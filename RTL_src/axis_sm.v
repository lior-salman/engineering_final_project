==> flow/design.v <==
`timescale 1ns / 1ps
module axis_sm(
    input clk,
    input rstn,
    input start_en,                  
    input [31:0] phase_start_value,  
    input [31:0] phase_stop_value,   
    input [31:0] phase_step_value,   
    output reg s_axis_phase_tvalid,
    input s_axis_phase_tready,
    output reg [63:0] s_axis_phase_tdata,
    output reg m_axis_phase_tready,
    output reg m_axis_data_tready,
    output reg [4:0] state_reg
    );
    reg [31:0] freq_phase_incr, period_wait_cnt;
    reg sweep_complete;
    wire [31:0] freq_period;
    assign freq_period = 32'd100;
    parameter init               = 5'd0;
    parameter Start              = 5'd1;
    parameter SetTvalidHigh      = 5'd2;
    parameter SetSlavePhaseValue = 5'd3;
    parameter CheckTready        = 5'd4;
    parameter WaitState          = 5'd5;
    parameter CheckLoopCntr      = 5'd6;
    parameter CheckSweepComplete = 5'd7;
    always @ (posedge clk)
        begin                    
            if (!rstn)
                begin
                    m_axis_phase_tready <= 1'b0;
                    s_axis_phase_tdata  <= {64{1'b0}};
                    m_axis_data_tready  <= 1'b0;
                    state_reg <= init;
                    sweep_complete <= 1'b0;
                end
            else
                begin
                    case(state_reg)
                        init :  
                            begin
                                freq_phase_incr <= 32'd0;
                                s_axis_phase_tvalid <= 1'b0;
                                period_wait_cnt <= 32'd0;
                                sweep_complete <= 1'b0;
                                if (start_en)
                                    begin
                                        freq_phase_incr <= phase_start_value;   
                                        state_reg <= Start;
                                    end
                                else
                                    state_reg <= init;
                            end
                        Start :  
                            begin
                                m_axis_phase_tready <= 1'b1;
                                m_axis_data_tready <= 1'b1;
                                state_reg <= SetTvalidHigh;
                            end
                        SetTvalidHigh :  
                            begin
                                s_axis_phase_tvalid <= 1'b1;  
                                state_reg <= SetSlavePhaseValue;
                            end
                        SetSlavePhaseValue :  
                            begin
                                begin
                                    s_axis_phase_tdata[63:32] <= 32'h0000_0000;
                                    s_axis_phase_tdata[31:0] <= freq_phase_incr;
                                    state_reg <= CheckTready;
                                end
                            end
                        CheckTready :  
                            begin
                                if (s_axis_phase_tready == 1'b1)
                                    begin
                                        state_reg <= WaitState;
                                    end
                                else    
                                    begin
                                        state_reg <= CheckTready;
                                    end
                            end
                        WaitState :  
                            begin
                                if (period_wait_cnt >= freq_period)
                                    begin
                                        period_wait_cnt <= 32'd0; 
                                        state_reg <= CheckSweepComplete;
                                    end
                                else
                                    begin
                                        period_wait_cnt <= period_wait_cnt + 1;
                                        state_reg <= WaitState;
                                    end
                            end
                        CheckSweepComplete :  
                            begin
                                if (freq_phase_incr >= phase_stop_value)
                                    begin
                                        sweep_complete <= 1'b1;
                                        state_reg <= CheckLoopCntr;
                                    end
                                else
                                    begin
                                        freq_phase_incr <= freq_phase_incr + phase_step_value;
                                        state_reg <= CheckLoopCntr;
                                    end
                            end
                        CheckLoopCntr :  
                            begin
                                if( sweep_complete)
                                    begin
                                        freq_phase_incr <= phase_start_value;   
                                        sweep_complete <= 1'b0;
                                        if (start_en)
                                            state_reg <= Start;
                                        else
                                            state_reg <= init;
                                    end
                                else
                                    begin
                                        state_reg <= Start;
                                    end
                            end
                    endcase 
                end
        end
endmodule
# From RTL to reports: axis_sm
# The steps from the RTL of axis_sm to its reports follow in flow order.
# Lines are those of the file above, counted from 1.
# Operators carry their Yosys type and port widths (W data, S select, Z words).
# Library cell names are shortened.
# A cell with n/a has no value.
[inputs]
top = "axis_sm"
clk_port = "clk"
lib = "sky130hd"
pvt_corner = "tt_025C_1v80"

# Word-level counts
# Yosys after proc, flatten, opt, wreduce and memory -nomap, before mapping. Memory bits, and registers merged into a memory's read port (data or address), are not among the register bits. Print and check cells are not counted. Equal cells are merged and count once.
[classes]
add_sub_neg = 2
compare = 2
n_eq = 10
mux = 14
n_reduce_logical = 11
[ops]
columns = ["operator", "n"]
rows = [
  ["$mux W32", 4],
  ["$pmux W32 S3", 1],
  ["$pmux W32 S2", 1],
  ["$pmux W5 S8", 1],
  ["$add A32 B1 Y32 const B", 1],
  ["$add A32 B32 Y32", 1],
  ["$ge A32 B32 Y1", 1],
  ["$ge A32 B7 Y1 const B", 1],
  ["$eq A5 B3 Y1 const B", 4],
  ["$eq A5 B2 Y1 const B", 2],
  ["$reduce_bool A8 Y1", 1],
  ["$ne A2 B2 Y1 const B", 3],
  ["$reduce_and A2 Y1", 3],
  ["$reduce_bool A2 Y1", 3],
  ["$eq A5 B1 Y1 const B", 1],
  ["$logic_not A5 Y1", 1],
  ["$mux W5", 1],
  ["$reduce_and A4 Y1", 1],
  ["$pmux W1 S2", 2],
  ["$reduce_bool A3 Y1", 1],
  ["$mux W1", 3],
  ["$reduce_or A2 Y1", 1],
  ["$mux W2", 1],
]
[bits]
reg_bits = 104
input_bits = 100
out_inout_bits = 72
elab_cells = 46

# Depth
# Yosys ltp: most cells in a row. Word level: on the elaborated netlist, between registers, memories and ports. Mapped: between sequential cells and ports; inverters and the memories' decode and read muxes count.
[depth]
depth_word = 4
ABC_AREA = 1
ltp_mapped = 15
ltp_nobuf = 15

# Mapped cells and area
# Source: synth_stat.txt of the flow (Yosys; design flattened, memories mapped). It holds for the ABC_AREA given above (unset counts as 0); a run with the other value may have another netlist.
# The area totals of this step are shown rounded.
[types]
columns = ["type", "n", "area_total_um2"]
rows = [
  ["edfxtp_1", 65, 1.95E+03],
  ["ha_1", 65, 813.28],
  ["nand2_1", 209, 784.502],
  ["dfxtp_1", 37, 740.71],
  ["nor2_1", 114, 427.91],
  ["a21oi_1", 76, 380.365],
  ["o21ai_0", 72, 360.346],
  ["inv_1", 94, 352.838],
  ["buf_4", 35, 262.752],
  ["nand3_1", 38, 190.182],
  ["nor2_2", 10, 62.56],
  ["nor3_1", 12, 60.058],
  ["nand3b_1", 7, 52.55],
  ["xnor2_1", 5, 43.792],
  ["nor3_2", 4, 40.038],
  ["clkbuf_1", 10, 37.536],
  ["nor4_1", 6, 37.536],
  ["xor2_1", 3, 26.275],
]
# Not listed: further types 22, cells in them 40.
[mapped]
stdcells = 902
mapped_area_mm2 = 0.006895
seq_area_mm2 = 0.002693
ffs = 102
buffers = 52

# Timing after synthesis
# Path of least setup slack by OpenSTA after synthesis, without wires, with an ideal clock, recovery checks aside; 20% of the period is set as input and as output delay. Where synthesis merged equal registers, the netlist keeps one of their names.
[synth_timing]
path_kind = "input -> register"
startpoint = "input phase_stop_value[7]"
endpoint = "register freq_phase_incr[0]"
tclk_ns = 6.64
in_delay_ns = 1.328
setup_time_ns = 0.432
t_first_pin_ns = 1.328
arrival_time_ns = 3.757
required_time_ns = 6.208
setup_slack_ns = 2.451
path_delay_ns = 2.861
stages = 10
path_buffers = 0
period_less_setup_slack_ns = 4.189
# "path_delay_ns" is the arrival time less input delay plus setup time.
# "stages": output pins that drive a net of the path, with the launching flip-flop's if there is one; two outputs of one cell count as two.
# "period_less_setup_slack_ns" is the clock period less the worst setup slack; recovery checks do not enter. This is arithmetic on one report: input and output delays are still those of the set period (20% each).
# The rows between start and end are the longest chain of elaborated cells between them; the timing report does not say that the signal goes this way. Where chains are equally long, one stands for them.
# Each line given opens the expression or statement behind the cell; cells for indexed reads and writes are added by Yosys, which also makes memories of some case tables.
# A register here has more assigning lines than the two given.
# Only ways into the end's enable, where the timed path ends, are counted here.
[synth_between]
path_cell_list = "inv_1 > ha_1 > a21o_1 > nor2_1 > nand3_1 > nand2_1 > nand2_1 > nand2_1 > nand2_1 > a21oi_1"
elab_chain_cells = 3
cells_between = 3
lines_between = 1
classes_between = "compare: 1; eq/ne: 1; reduce/logical: 1"
[synth_lines]
columns = ["element", "line", "rtl"]
rows = [
  ["from (decl)", 7, "input [31:0] phase_stop_value,"],
  ["$ge A32 B32 Y1", 100, "if (freq_phase_incr >= phase_stop_value)"],
  ["$ne A2 B2 Y1", "n/a", ""],
  ["$reduce_and A4 Y1", "n/a", ""],
  ["to (assign)", 107, "freq_phase_incr <= freq_phase_incr + phase_step_value;"],
  ["to (assign)", 115, "freq_phase_incr <= phase_start_value;"],
  ["to (decl)", 16, "reg [31:0] freq_phase_incr, period_wait_cnt;"],
]

# Path in the finished layout
# From the final timing report of flow run 1: the path of least setup slack in the routed layout; clock arrival at registers is part of the times.
[layout_timing]
path_kind = "input -> register"
startpoint = "input phase_step_value[0]"
endpoint = "register freq_phase_incr[12]"
tclk_ns = 4.29
in_delay_ns = 0.86
setup_time_ns = 0.25
t_first_pin_ns = 0.86
arrival_time_ns = 2.91
required_time_ns = 4.40
setup_slack_ns = 1.49
stages = 11
path_buffers = 1
# The rows between start and end are the longest chain of elaborated cells between them; the timing report does not say that the signal goes this way. Where chains are equally long, one stands for them.
# A register here has more assigning lines than the two given.
[layout_between]
path_cell_list = "clkdlybuf4s50_1 > ha_1 > fa_1 > nand3_1 > nand2_1 > nand2_1 > nand3_1 > nand2_1 > nand2_2 > o21ai_0 > nand2_1"
elab_chain_cells = 3
cells_between = 3
lines_between = 3
classes_between = "add/sub: 1; mux: 2"
[layout_lines]
columns = ["element", "line", "rtl"]
rows = [
  ["from (decl)", 8, "input [31:0] phase_step_value,"],
  ["$add A32 B32 Y32", 107, "freq_phase_incr <= freq_phase_incr + phase_step_value;"],
  ["$mux W32", 100, "if (freq_phase_incr >= phase_stop_value)"],
  ["$pmux W32 S3", 40, "case(state_reg)"],
  ["to (assign)", 49, "freq_phase_incr <= phase_start_value;"],
  ["to (assign)", 107, ""],
  ["to (decl)", 16, "reg [31:0] freq_phase_incr, period_wait_cnt;"],
]

Add stored flow runs of axis_sm

Settings and measured results of 2 stored flow runs for module axis_sm (sky130hd), not sorted in any way. The constraints put input and output delay at 20% of the set period each and load the outputs with 0.01 pF.
"timing.achieved_period_ns": clock period set for the run, less the worst setup slack. It is reckoned from that one timing run; input and output delays stay at 20% of the period that was set.
By "worst_setup_path_time_ns" is meant the share of the clock period that the worst setup path is allowed (20% is reserved at inputs, 20% at outputs), minus its slack. Clock arrival times at its registers enter into it.
"design_power_mw" rests on the timing tool's default activity at the inputs, not on a simulated workload.
Values from the reports are rounded here.

# flow run 1
==> flow/run.sh <==
#!/bin/bash
# the make line also repeats the synthesis and layout settings of config.mk as NAME=value (left out here)
make -C /OpenROAD-flow-scripts/flow DESIGN_CONFIG=/design/flow/config.mk WORK_HOME=/design/flow/orfs CLKGATE_MAP_FILE= finish
==> flow/config.mk <==
export PLATFORM = sky130hd
export DESIGN_NAME = axis_sm
export DESIGN_NICKNAME = axis_sm
export VERILOG_FILES = /design/flow/design.v
export SDC_FILE = /design/flow/constraint.sdc
export NUM_CORES = 4
export LEC_CHECK = 0
export ABC_AREA = 1
export CAP_MARGIN = 20
export CELL_PAD_IN_SITES_DETAIL_PLACEMENT = 0
export CORE_MARGIN = 4
export CORE_UTILIZATION = 55
export GPL_ROUTABILITY_DRIVEN = 1
export MAX_ROUTING_LAYER = met4
export PLACE_DENSITY_LB_ADDON = 0.07
export SETUP_SLACK_MARGIN = 1.24
export SLEW_MARGIN = 20
==> flow/constraint.sdc <==
create_clock -name core_clock -period 4.29 [get_ports {clk}]
set_input_delay 0.8580 -clock core_clock [delete_from_list [all_inputs] [get_ports {clk}]]
set_output_delay 0.8580 -clock core_clock [all_outputs]
set_load 0.01 [all_outputs]

==> flow run 1: results <==
synthArea_mm2=0.006895
design.die.area_mm2=0.01439
cell_area_final_mm2=0.008748
final_util_pct=71.9
setup_worst_slack_ns=1.486
tns_ns=0.000
worst_hold_slack_ns=0.483
design_power_mw=3.044
timing.achieved_period_ns=2.804
worst_setup_path_time_ns=1.95
worst_setup_path_type="input -> register"

# flow run 2
==> flow/run.sh <==
#!/bin/bash
# the make line also repeats the synthesis and layout settings of config.mk as NAME=value (left out here)
make -C /OpenROAD-flow-scripts/flow DESIGN_CONFIG=/design/flow/config.mk WORK_HOME=/design/flow/orfs CLKGATE_MAP_FILE= finish
==> flow/config.mk <==
export PLATFORM = sky130hd
export DESIGN_NAME = axis_sm
export DESIGN_NICKNAME = axis_sm
export VERILOG_FILES = /design/flow/design.v
export SDC_FILE = /design/flow/constraint.sdc
export NUM_CORES = 4
export LEC_CHECK = 0
export ABC_AREA = 1
export CAP_MARGIN = 20
export CELL_PAD_IN_SITES_DETAIL_PLACEMENT = 1
export CORE_ASPECT_RATIO = 0.96
export CORE_MARGIN = 2
export CORE_UTILIZATION = 44
export CTS_CLUSTER_DIAMETER = 345
export GPL_ROUTABILITY_DRIVEN = 1
export GPL_TIMING_DRIVEN = 0
export MIN_ROUTING_LAYER = met2
export PLACE_DENSITY_LB_ADDON = 0.03
export SLEW_MARGIN = 20
==> flow/constraint.sdc <==
create_clock -name core_clock -period 3.5 [get_ports {clk}]
set_input_delay 0.7000 -clock core_clock [delete_from_list [all_inputs] [get_ports {clk}]]
set_output_delay 0.7000 -clock core_clock [all_outputs]
set_load 0.01 [all_outputs]

==> flow run 2: results <==
synthArea_mm2=0.006895
design.die.area_mm2=0.01669
cell_area_final_mm2=0.009117
final_util_pct=59.8
setup_worst_slack_ns=0.297
tns_ns=0.000
worst_hold_slack_ns=0.525
design_power_mw=3.867
timing.achieved_period_ns=3.203
worst_setup_path_time_ns=2.50
worst_setup_path_type="input -> register"
